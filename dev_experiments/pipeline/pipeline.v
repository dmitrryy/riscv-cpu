==> flow/design.v <==
module reg_PC (
    input clk,
    input StallIF,
    input [31:0] NewPC,
    output [31:0] OutPC
);
reg [31:0] pc;
assign OutPC = pc;
always @(posedge clk) begin
    if (!StallIF)
        pc <= NewPC;
end
endmodule
module reg_ID (
    input clk,
    input StallID,
    input en,
    input [31:0] NewPC,
    input [31:0] NewInstr,
    output [31:0] OutPC,
    output [31:0] OutInstr
);
reg [31:0] saved_pc;
reg [31:0] decoded_instr;
assign OutPC = saved_pc;
assign OutInstr = decoded_instr;
always @(posedge clk) begin
    if (!StallID && en) begin
        saved_pc <= NewPC;
        decoded_instr <= NewInstr;
    end
end
endmodule
module reg_EX (
    input clk,
    input FlushE,
    input [31:0] NewDATA,
    output [31:0] OutDATA
);
reg [31:0] saved_ex;
assign OutDATA = saved_ex;
always @(posedge clk) begin
    if (!FlushE) begin
        saved_ex <= NewDATA;
    end else begin
        saved_ex <= 0;        
    end
end
endmodule
module reg_MEM (
    input clk,
    input [31:0] NewDATA,
    output [31:0] OutDATA
);
reg [31:0] saved_mem;
assign OutDATA = saved_mem;
always @(posedge clk) begin
    saved_mem <= NewDATA;
end
endmodule
module reg_WB (
    input clk,
    input [31:0] NewDATA,
    output [31:0] OutDATA
);
reg [31:0] saved_wb;
assign OutDATA = saved_wb;
always @(posedge clk) begin
    saved_wb <= NewDATA;
end
endmodule
module pipeline (
    input clk,
    input StallIF,
    input StallID,
    input EnableID,
    input FlushE,
    input [31:0] instr,
    output [31:0] pc_out
);
reg [31:0] pc;
wire [31:0] nextpc;
reg_PC fence_pc(clk, StallIF, pc + 4, nextpc);
wire [31:0] pc_id, instr_id;
reg_ID fence_id(clk, StallID, EnableID, nextpc, instr, pc_id, instr_id);
wire [31:0] pc_e;
reg_EX fence_ex(clk, FlushE, pc_id, pc_e);
wire [31:0] pc_mem;
reg_MEM fence_mem(clk, pc_e, pc_mem);
wire [31:0] pc_wb;
reg_WB fence_wb(clk, pc_mem, pc_wb);
assign pc_out = pc_wb;
always @(*) begin
     pc = nextpc;
end
endmodule
[Reports on pipeline]
Tool output for the design above, in the order of the flow.
Line numbers count from 1 in the design file above.
Operators carry their Yosys type and port widths (W data, S select, Z words).
Library cell names are shortened.
A cell with - has no value.
Design
  top: pipeline
  clock: clk
  cell library: sky130hd
  timing corner: tt_025C_1v80

[Word-level counts]
Counts by Yosys on the flattened word-level netlist (proc, flatten, opt, wreduce; memories kept). Register bits leave out memories and registers merged into their read ports (data or address); mux counts leave out enables and synchronous resets folded into registers. Print and check cells are left out. Cells with the same type and inputs are merged into one.
Operators by class
  $add $sub $neg: 1
  multiply operators: 0
  divide/modulo/power cells: 0
  magnitude comparators: 0
  equal/unequal tests: 0
  shift-type cells: 0
  multiplexer cells: 0
  bitwise gates (word level): 0
  reduce/logical cells: 2
Operator list (count)
  $add A32 B3 Y32 const B: 1
  $logic_and A1 B1 Y1: 1
  $logic_not A1 Y1: 1
Storage and ports
  bits in registers: 160
  bits in latches: 0
  memory bits (writable): 0
  ROM bits: 0
  clocked read ports x word width: 0
  memories kept: 0
  bits of input ports: 37
  output and inout bits: 32
  word-level cells: 8

[Longest topological paths]
Yosys ltp: most cells in a row. Word level: on the elaborated netlist, between registers, memories and ports. Mapped: between sequential cells and ports; inverters and the memories' decode and read muxes count.
Depth
  depth in word-level cells: 2
  ABC_AREA: 0
  depth in mapped cells: 5
  mapped depth without buffers: 5

[Synthesis result]
Source: synth_stat.txt of the flow (Yosys; design flattened, memories mapped). It holds for the ABC_AREA given above (unset counts as 0); a run with the other value may have another netlist.
Synthesis totals
  cells in the netlist: 271
  cell area after synthesis: 4409.2 µm²
  area of sequential cells: 3603.5 µm²
  flip-flops: 150
  buffer cells: 5
Cells by type
  dfxtp_1: count 90, area in all 1.8E+03 µm²
  edfxtp_1: count 60, area in all 1.8E+03 µm²
  nor2b_1: count 31, area in all 193.936 µm²
  xnor2_1: count 19, area in all 166.41 µm²
  xor2_1: count 9, area in all 78.826 µm²
  nand3_1: count 15, area in all 75.072 µm²
  nor3_2: count 6, area in all 60.058 µm²
  nand4_1: count 6, area in all 37.536 µm²
  nor2_1: count 8, area in all 30.029 µm²
  nand4_2: count 2, area in all 25.024 µm²
  nand2_1: count 6, area in all 22.522 µm²
  or3_4: count 2, area in all 22.522 µm²
  inv_1: count 5, area in all 18.768 µm²
  buf_4: count 2, area in all 15.014 µm²
  ha_1: count 1, area in all 12.512 µm²
  clkbuf_1: count 3, area in all 11.261 µm²
  and4_1: count 1, area in all 8.758 µm²
  and3_1: count 1, area in all 6.256 µm²
Not listed: further types 4, cells in them 4.
The figures by module come from a second, unflattened synthesis with its own total; it is not the netlist above.
Second synthesis, totals
  cells (unflattened synthesis): 310
  area total of the unflattened synthesis: 5610.4 µm²
Rows give one instance, submodules left out.
Modules
  reg_ID: times used 1, cells 65, area 1935.6 µm², seq. area 1921.8 µm²
  reg_PC: times used 1, cells 33, area 964.7 µm², seq. area 960.9 µm²
  reg_EX: times used 1, cells 67, area 863.3 µm², seq. area 640.6 µm²
  reg_MEM: times used 1, cells 32, area 640.6 µm², seq. area 640.6 µm²
  reg_WB: times used 1, cells 32, area 640.6 µm², seq. area 640.6 µm²
  pipeline: times used 1, cells 81, area 565.5 µm², seq. area 0.0 µm²

[Path before layout]
OpenSTA on the mapped netlist: ideal clock, no wires. The path of least setup slack (recovery checks aside). Input and output delay are each 20% of the period. Register names are those of the netlist, which keeps one name where synthesis merged equal registers.
Timing post-synthesis
  path type: in2reg
  from: in StallID
  to: reg fence_id.saved_pc[10]
  clock period: 2.26 ns
  input delay: 0.452 ns
  setup time: 0.421 ns
  launch time at the first pin: 0.452 ns
  arrival: 1.816 ns
  required time: 1.839 ns
  setup slack: 0.023 ns
  path delay: 1.785 ns
  driving pins on the path: 1
  path buffers: 0
  synthesis period reached: 2.237 ns
"path delay" is the arrival time less input delay plus setup time.
"driving pins on the path": output pins that drive a net of the path, with the launching flip-flop's if there is one; two outputs of one cell count as two.
"synthesis period reached" = period - worst setup slack (recovery checks aside). The figure is calculated, with input and output delays left at 20% of the set period.
Between the ends stands the longest chain of elaborated cells between them, by number of cells; it is not shown to be the way that was timed. Of several equally long chains one is given.
A line is the first line of the expression or statement that the cell stems from. Yosys adds cells for indexed reads and writes and turns some case tables into memories.
On the way, post-synthesis
  cell sequence: nor2b_1
  cells in the longest elaborated chain: 2
  elaborated cells on any way between the ends: 2
  source lines of those cells: 1
  classes of those cells: reduce/logical (2)
RTL lines, path post-synthesis
  start: declaration: line 75  | input StallID,
  $logic_not A1 Y1: line 28  | if (!StallID && en) begin
  $logic_and A1 B1 Y1: line 28
  end: assignment: line 29  | saved_pc <= NewPC;
  end: declaration: line 23  | reg [31:0] saved_pc;

[Worst path after layout]
Path of least setup slack in the final report of run 2 (OpenROAD, finished layout, wires in). Where an end is a register, its clock arrival counts in the times.
Timing after layout
  path type: reg2reg
  from: reg fence_pc.pc[3]
  to: reg fence_pc.pc[26]
  clock period: 3.03 ns
  setup time: 0.24 ns
  launch time at the first pin: 0.41 ns
  arrival: 2.09 ns
  required time: 3.20 ns
  setup slack: 1.11 ns
  driving pins on the path: 6
  path buffers: 0
Between the ends stands the longest chain of elaborated cells between them, by number of cells; it is not shown to be the way that was timed. Of several equally long chains one is given.
On the way, after layout
  cell sequence: edfxtp_1 ha_1 nand3_1 nor3_2 nand4_1 xnor2_1
  cells in the longest elaborated chain: 1
  elaborated cells on any way between the ends: 1
  source lines of those cells: 1
  classes of those cells: add/sub (1)
RTL lines, path after layout
  start: declaration: line 7  | reg [31:0] pc;
  start: assignment: line 11  | pc <= NewPC;
  $add A32 B3 Y32: line 83  | reg_PC fence_pc(clk, StallIF, pc + 4, nextpc);
  end: assignment: line 11
  end: declaration: line 7

## Implementation results

Stored flow runs of pipeline (2 of them; Yosys, OpenROAD, sky130hd). They differ in their settings and are not a sequence. Constraints: input delay and output delay 20% of the set period each, output load 0.01 pF.
"achieved clock period (ns)" means the clock period less the worst setup slack. The figure is calculated, with input and output delays left at 20% of the set period.
"worst setup path time (ns)": the worst setup path's part of the clock period (all of it between registers, 20% less for each end at a port) less its slack. A launch clock that arrives late makes it longer, a capture clock that arrives late makes it shorter.
"finish__power__total" is the tool's figure for a default switching activity; nothing was simulated.

Flow files of run 1
==> flow/run.sh <==
#!/bin/bash
# the make line also repeats the synthesis and layout settings of config.mk as NAME=value (left out here)
make -C /OpenROAD-flow-scripts/flow DESIGN_CONFIG=/design/flow/config.mk WORK_HOME=/design/flow/orfs CLKGATE_MAP_FILE= finish
==> flow/config.mk <==
export PLATFORM = sky130hd
export DESIGN_NAME = pipeline
export DESIGN_NICKNAME = pipeline
export VERILOG_FILES = /design/flow/design.v
export SDC_FILE = /design/flow/constraint.sdc
export NUM_CORES = 4
export LEC_CHECK = 0
export ABC_AREA = 1
export CAP_MARGIN = 20
export CELL_PAD_IN_SITES_DETAIL_PLACEMENT = 2
export CELL_PAD_IN_SITES_GLOBAL_PLACEMENT = 2
export CORE_MARGIN = 7
export CORE_UTILIZATION = 71
export CTS_CLUSTER_DIAMETER = 315
export MAX_ROUTING_LAYER = met4
export MIN_ROUTING_LAYER = met2
export PLACE_DENSITY_LB_ADDON = 0.24
export SETUP_SLACK_MARGIN = 0.75
export SLEW_MARGIN = 10
==> flow/constraint.sdc <==
create_clock -name core_clock -period 3.03 [get_ports {clk}]
set_input_delay 0.6060 -clock core_clock [delete_from_list [all_inputs] [get_ports {clk}]]
set_output_delay 0.6060 -clock core_clock [all_outputs]
set_load 0.01 [all_outputs]

report of run 1: did not finish, place, FLW-0024

Flow files of run 2
==> flow/run.sh <==
#!/bin/bash
# the make line also repeats the synthesis and layout settings of config.mk as NAME=value (left out here)
make -C /OpenROAD-flow-scripts/flow DESIGN_CONFIG=/design/flow/config.mk WORK_HOME=/design/flow/orfs CLKGATE_MAP_FILE= finish
==> flow/config.mk <==
export PLATFORM = sky130hd
export DESIGN_NAME = pipeline
export DESIGN_NICKNAME = pipeline
export VERILOG_FILES = /design/flow/design.v
export SDC_FILE = /design/flow/constraint.sdc
export NUM_CORES = 4
export LEC_CHECK = 0
export ABC_AREA = 0
export CAP_MARGIN = 20
export CELL_PAD_IN_SITES_DETAIL_PLACEMENT = 1
export CORE_MARGIN = 3
export CORE_UTILIZATION = 25
export CTS_CLUSTER_DIAMETER = 142
export MIN_ROUTING_LAYER = met2
export PLACE_DENSITY_LB_ADDON = 0.25
export SLEW_MARGIN = 5
==> flow/constraint.sdc <==
create_clock -name core_clock -period 3.03 [get_ports {clk}]
set_input_delay 0.6060 -clock core_clock [delete_from_list [all_inputs] [get_ports {clk}]]
set_output_delay 0.6060 -clock core_clock [all_outputs]
set_load 0.01 [all_outputs]

report of run 2
yosys chip area after synthesis (um^2): 4409.2
finish__design__die__area: 19266.8
finish__design__instance__area__stdcell: 5594.1
finish__design__instance__utilization: 0.3303
finish__timing__setup__ws: 1.108
finish__timing__setup__tns: 0.000
finish__timing__hold__ws: 0.324
finish__power__total: 4.355e-03
achieved clock period (ns): 1.922
worst setup path time (ns): 1.92
worst setup path kind: reg2reg
